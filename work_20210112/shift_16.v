==> flow/design.v <==
module shifter(clk,shift,cin,indata,outdata,cout);
	input clk,cin;
	input [2:0]shift;
	input [15:0]indata;
	output reg cout;
	output reg [15:0]outdata;
	wire [15:0]left,right;
	assign left = outdata << 1;
	assign left_o = outdata[15];
	assign right = outdata >> 1;
	assign right_o = outdata[0];
	always@(posedge clk) begin
		case(shift)
			3'd0: begin outdata <= {left[15:1],outdata[15]};cout <= left_o;	end		 	 
			3'd1: begin outdata <= {left[15:1],cin};cout <= left_o;	end					 
			3'd2: begin outdata <= {outdata[0],right[14:0]};cout <= right_o;end 		 
			3'd3: begin outdata <= {cin,right[14:0]};cout <= right_o;end				 
			3'd4: begin outdata <= indata; cout<= 1'b0;end								 
			default: begin outdata <= outdata; cout<= cout; end
		endcase
	end
endmodule
module shifter2(clk,shift,cin,indata,outdata,cout);
	input clk,cin;
	input [2:0]shift;
	input [15:0]indata;
	output reg cout;
	output reg [15:0]outdata;
	wire [15:0]left,right;
	assign left = outdata << 1;
	assign left_o = outdata[15];
	assign right = outdata >> 1;
	assign right_o = outdata[0];
	always@(posedge clk) begin
		if (shift==3'd0) {outdata,cout} <= {{left[15:1],outdata[15]},left_o};		 	 
		else if(shift==3'd1) {outdata,cout} <= {{left[15:1],cin},left_o};				 
		else if(shift==3'd2) {outdata,cout} <= {{outdata[0],right[14:0]},right_o}; 		 
		else if(shift==3'd3) {outdata,cout} <= {{cin,right[14:0]},right_o};				 
		else if(shift==3'd4) {outdata,cout} <= {indata,1'b0};							 
		else {outdata,cout} <= {outdata,cout};
	end
endmodule
# Tool chain data of shifter2
# The steps from the RTL of shifter2 to its reports follow in flow order.
# Lines are those of the file above, counted from 1.
# Operators carry their Yosys type and port widths (W data, S select, Z words).
design:
  design: "shifter2"
  clk_port: "clk"
  library: "sky130hd"
  corner: "tt_025C_1v80"

# Elaborated design
# Source: Yosys, flattened and elaborated, memories not mapped. Widths are those after wreduce. Registers that Yosys merges into a memory's read port (data or address) are not register bits. Print and check cells do not count. Equal cells are merged and count once.
classes:
  equal: 4
  muxes: 5
  reduce_logical: 2
ops:
  columns: ["op", "n"]
  rows:
  - ["$mux W17", 5]
  - ["$eq A3 B2 Y1 const B", 2]
  - ["$reduce_bool A5 Y1", 1]
  - ["$eq A3 B1 Y1 const B", 1]
  - ["$eq A3 B3 Y1 const B", 1]
  - ["$logic_not A3 Y1", 1]
word_totals:
  reg_bits: 17
  inputBits: 21
  out_inout_bits: 17
  elab_cells: 13

# Logic depth
# Yosys ltp: most cells in a row. Word level: on the elaborated netlist, between registers, memories and ports. Mapped: between sequential cells and ports; inverters and the memories' decode and read muxes count.
logic_depth:
  word_depth: 6
  ABC_AREA: 0
  depth_mapped: 4
  depth_no_buf: 2

# Mapped cells and area
# Yosys stat after the flow's synthesis: flattened, memories mapped to cells. It holds for the ABC_AREA given above (unset counts as 0); a run with the other value may have another netlist.
# The area totals of this step are shown rounded.
synth_totals:
  cells: 80
  area_um2: 935.9
  seq_area_um2: 510.5
  ff_cells: 17
  n_buf: 8
by_type:
  columns: ["cell", "n", "area_total_um2"]
  rows:
  - ["sky130_fd_sc_hd__edfxtp_1", 17, 510.49]
  - ["sky130_fd_sc_hd__mux2i_1", 15, 150.144]
  - ["sky130_fd_sc_hd__o21ai_1", 14, 70.067]
  - ["sky130_fd_sc_hd__nand2_1", 14, 52.55]
  - ["sky130_fd_sc_hd__a311oi_2", 2, 30.029]
  - ["sky130_fd_sc_hd__buf_6", 2, 22.522]
  - ["sky130_fd_sc_hd__buf_2", 4, 20.019]
  - ["sky130_fd_sc_hd__buf_4", 2, 15.014]
  - ["sky130_fd_sc_hd__nand2b_1", 2, 12.512]
  - ["sky130_fd_sc_hd__nor2b_1", 2, 12.512]
  - ["sky130_fd_sc_hd__nor3b_2", 1, 12.512]
  - ["sky130_fd_sc_hd__nor3_2", 1, 10.01]
  - ["sky130_fd_sc_hd__a21oi_1", 1, 5.005]
  - ["sky130_fd_sc_hd__o21ai_0", 1, 5.005]
  - ["sky130_fd_sc_hd__inv_1", 1, 3.754]
  - ["sky130_fd_sc_hd__nor2_1", 1, 3.754]

# Timing after synthesis
# Source: OpenSTA report_checks on the synthesized netlist (no wires, ideal clock, input and output delay 20% of the period each), path of least setup slack; recovery checks are left aside. Register names are those of the netlist, which keeps one name where synthesis merged equal registers.
synth_path:
  kind: "input -> register"
  start: "input port shift[1]"
  end: "register cout"
  period_ns: 2.27
  input_delay_ns: 0.454
  setup_ns: 0.415
  launch_ns: 0.454
  arrival_ns: 1.854
  required_ns: 1.855
  setup_slack_ns: 0.001
  path_delay_ns: 1.815
  driving_pins: 2
  path_buffers: 1
  period_less_setup_slack_ns: 2.269
# "path_delay_ns" is the arrival time less input delay plus setup time.
# "driving_pins": output pins that drive a net of the path, with the launching flip-flop's if there is one; two outputs of one cell count as two.
# "period_less_setup_slack_ns" = period - worst setup slack (recovery checks aside). The figure is calculated, with input and output delays left at 20% of the set period.
# The rows between start and end are the longest chain of elaborated cells between them; the timing report does not say that the signal goes this way. Where chains are equally long, one stands for them.
# Each line given opens the expression or statement behind the cell; cells for indexed reads and writes are added by Yosys, which also makes memories of some case tables.
# The path ends at the enable pin of a flip-flop; only ways to that pin are counted.
synth_between:
  cell_sequence: "sky130_fd_sc_hd__buf_6 sky130_fd_sc_hd__o21ai_0"
  elab_chain_len: 2
  cells_between: 6
  cone_lines: 5
  classes_between: "4 x eq/ne; 2 x reduce/logical"
synth_lines:
  columns: ["item", "line", "source"]
  rows:
  - ["start, declared", 25, "input [2:0]shift;"]
  - ["$logic_not A3 Y1", 35, "if (shift==3'd0) {outdata,cout} <= {{left[15:1],outdata[15]},left_o};"]
  - ["$reduce_bool A5 Y1", null, null]
  - ["end, declared", 27, "output reg cout;"]

# Worst path after layout
# From the final timing report of run 1: the path of least setup slack in the routed layout; clock arrival at registers is part of the times.
layout_path:
  kind: "register -> output"
  start: "register outdata[9]"
  end: "output port outdata[9]"
  period_ns: 1.43
  output_delay_ns: 0.29
  launch_ns: 0.24
  arrival_ns: 0.99
  required_ns: 1.14
  setup_slack_ns: 0.15
  driving_pins: 2
  path_buffers: 1
layout_between:
  cell_sequence: "sky130_fd_sc_hd__edfxtp_1 sky130_fd_sc_hd__dlygate4sd2_1"
  elab_chain_len: 0
  cells_between: 0
  cone_lines: 0
layout_lines:
  columns: ["item", "line", "source"]
  rows:
  - ["start, declared", 28, "output reg [15:0]outdata;"]
  - ["end, declared", 28, null]

==> runs of shifter2 <==
Design shifter2 on sky130hd. What follows are 2 stored runs of the flow, each under its own settings; their order means nothing. The constraints put input and output delay at 20% of the set period each and load the outputs with 0.01 pF.
By "total_power_mw" is meant OpenSTA's value without simulated activity: inputs other than the clock are taken to toggle once in ten clock periods, and the tool carries that through the logic.
Measured values are rounded.

--- run 1 ---
==> flow/run.sh <==
#!/bin/bash
# the make line also repeats the synthesis and layout settings of config.mk as NAME=value (left out here)
make -C /OpenROAD-flow-scripts/flow DESIGN_CONFIG=/design/flow/config.mk WORK_HOME=/design/flow/orfs CLKGATE_MAP_FILE= finish
==> flow/config.mk <==
export PLATFORM = sky130hd
export DESIGN_NAME = shifter2
export DESIGN_NICKNAME = shifter2
export VERILOG_FILES = /design/flow/design.v
export SDC_FILE = /design/flow/constraint.sdc
export NUM_CORES = 4
export LEC_CHECK = 0
export CAP_MARGIN = 20
export CORE_ASPECT_RATIO = 1.1
export CORE_MARGIN = 2
export CORE_UTILIZATION = 16
export CTS_CLUSTER_DIAMETER = 239
export GPL_ROUTABILITY_DRIVEN = 1
export GPL_TIMING_DRIVEN = 1
export PLACE_DENSITY_LB_ADDON = 0.28
export SETUP_SLACK_MARGIN = 0.1
export SLEW_MARGIN = 5
==> flow/constraint.sdc <==
create_clock -name core_clock -period 1.43 [get_ports {clk}]
set_input_delay 0.2860 -clock core_clock [delete_from_list [all_inputs] [get_ports {clk}]]
set_output_delay 0.2860 -clock core_clock [all_outputs]
set_load 0.01 [all_outputs]

==> results, as YAML <==
results:
  final_cell_area_um2: 1524
  setup_worst_slack_ns: 0.151
  total_power_mw: 1.335
  ws_hold_ns: 0.630
  design.die.area_um2: 6478
  yosys.chip_area_um2: 935.9

--- run 2 ---
==> flow/run.sh <==
#!/bin/bash
# the make line also repeats the synthesis and layout settings of config.mk as NAME=value (left out here)
make -C /OpenROAD-flow-scripts/flow DESIGN_CONFIG=/design/flow/config.mk WORK_HOME=/design/flow/orfs CLKGATE_MAP_FILE= finish
==> flow/config.mk <==
export PLATFORM = sky130hd
export DESIGN_NAME = shifter2
export DESIGN_NICKNAME = shifter2
export VERILOG_FILES = /design/flow/design.v
export SDC_FILE = /design/flow/constraint.sdc
export NUM_CORES = 4
export LEC_CHECK = 0
export CAP_MARGIN = 20
export CELL_PAD_IN_SITES_DETAIL_PLACEMENT = 0
export CORE_MARGIN = 2
export CORE_UTILIZATION = 47
export CTS_CLUSTER_SIZE = 18
export GPL_TIMING_DRIVEN = 0
export MIN_ROUTING_LAYER = met2
export PLACE_DENSITY_LB_ADDON = 0.17
export SETUP_SLACK_MARGIN = 0.23
export SLEW_MARGIN = 20
export TNS_END_PERCENT = 50
==> flow/constraint.sdc <==
create_clock -name core_clock -period 3.39 [get_ports {clk}]
set_input_delay 0.6780 -clock core_clock [delete_from_list [all_inputs] [get_ports {clk}]]
set_output_delay 0.6780 -clock core_clock [all_outputs]
set_load 0.01 [all_outputs]

==> results, as YAML <==
results:
  final_cell_area_um2: 1361
  total_power_mw: 0.5271
  setup_worst_slack_ns: 1.323
  ws_hold_ns: 0.669
  yosys.chip_area_um2: 935.9
  design.die.area_um2: 2364
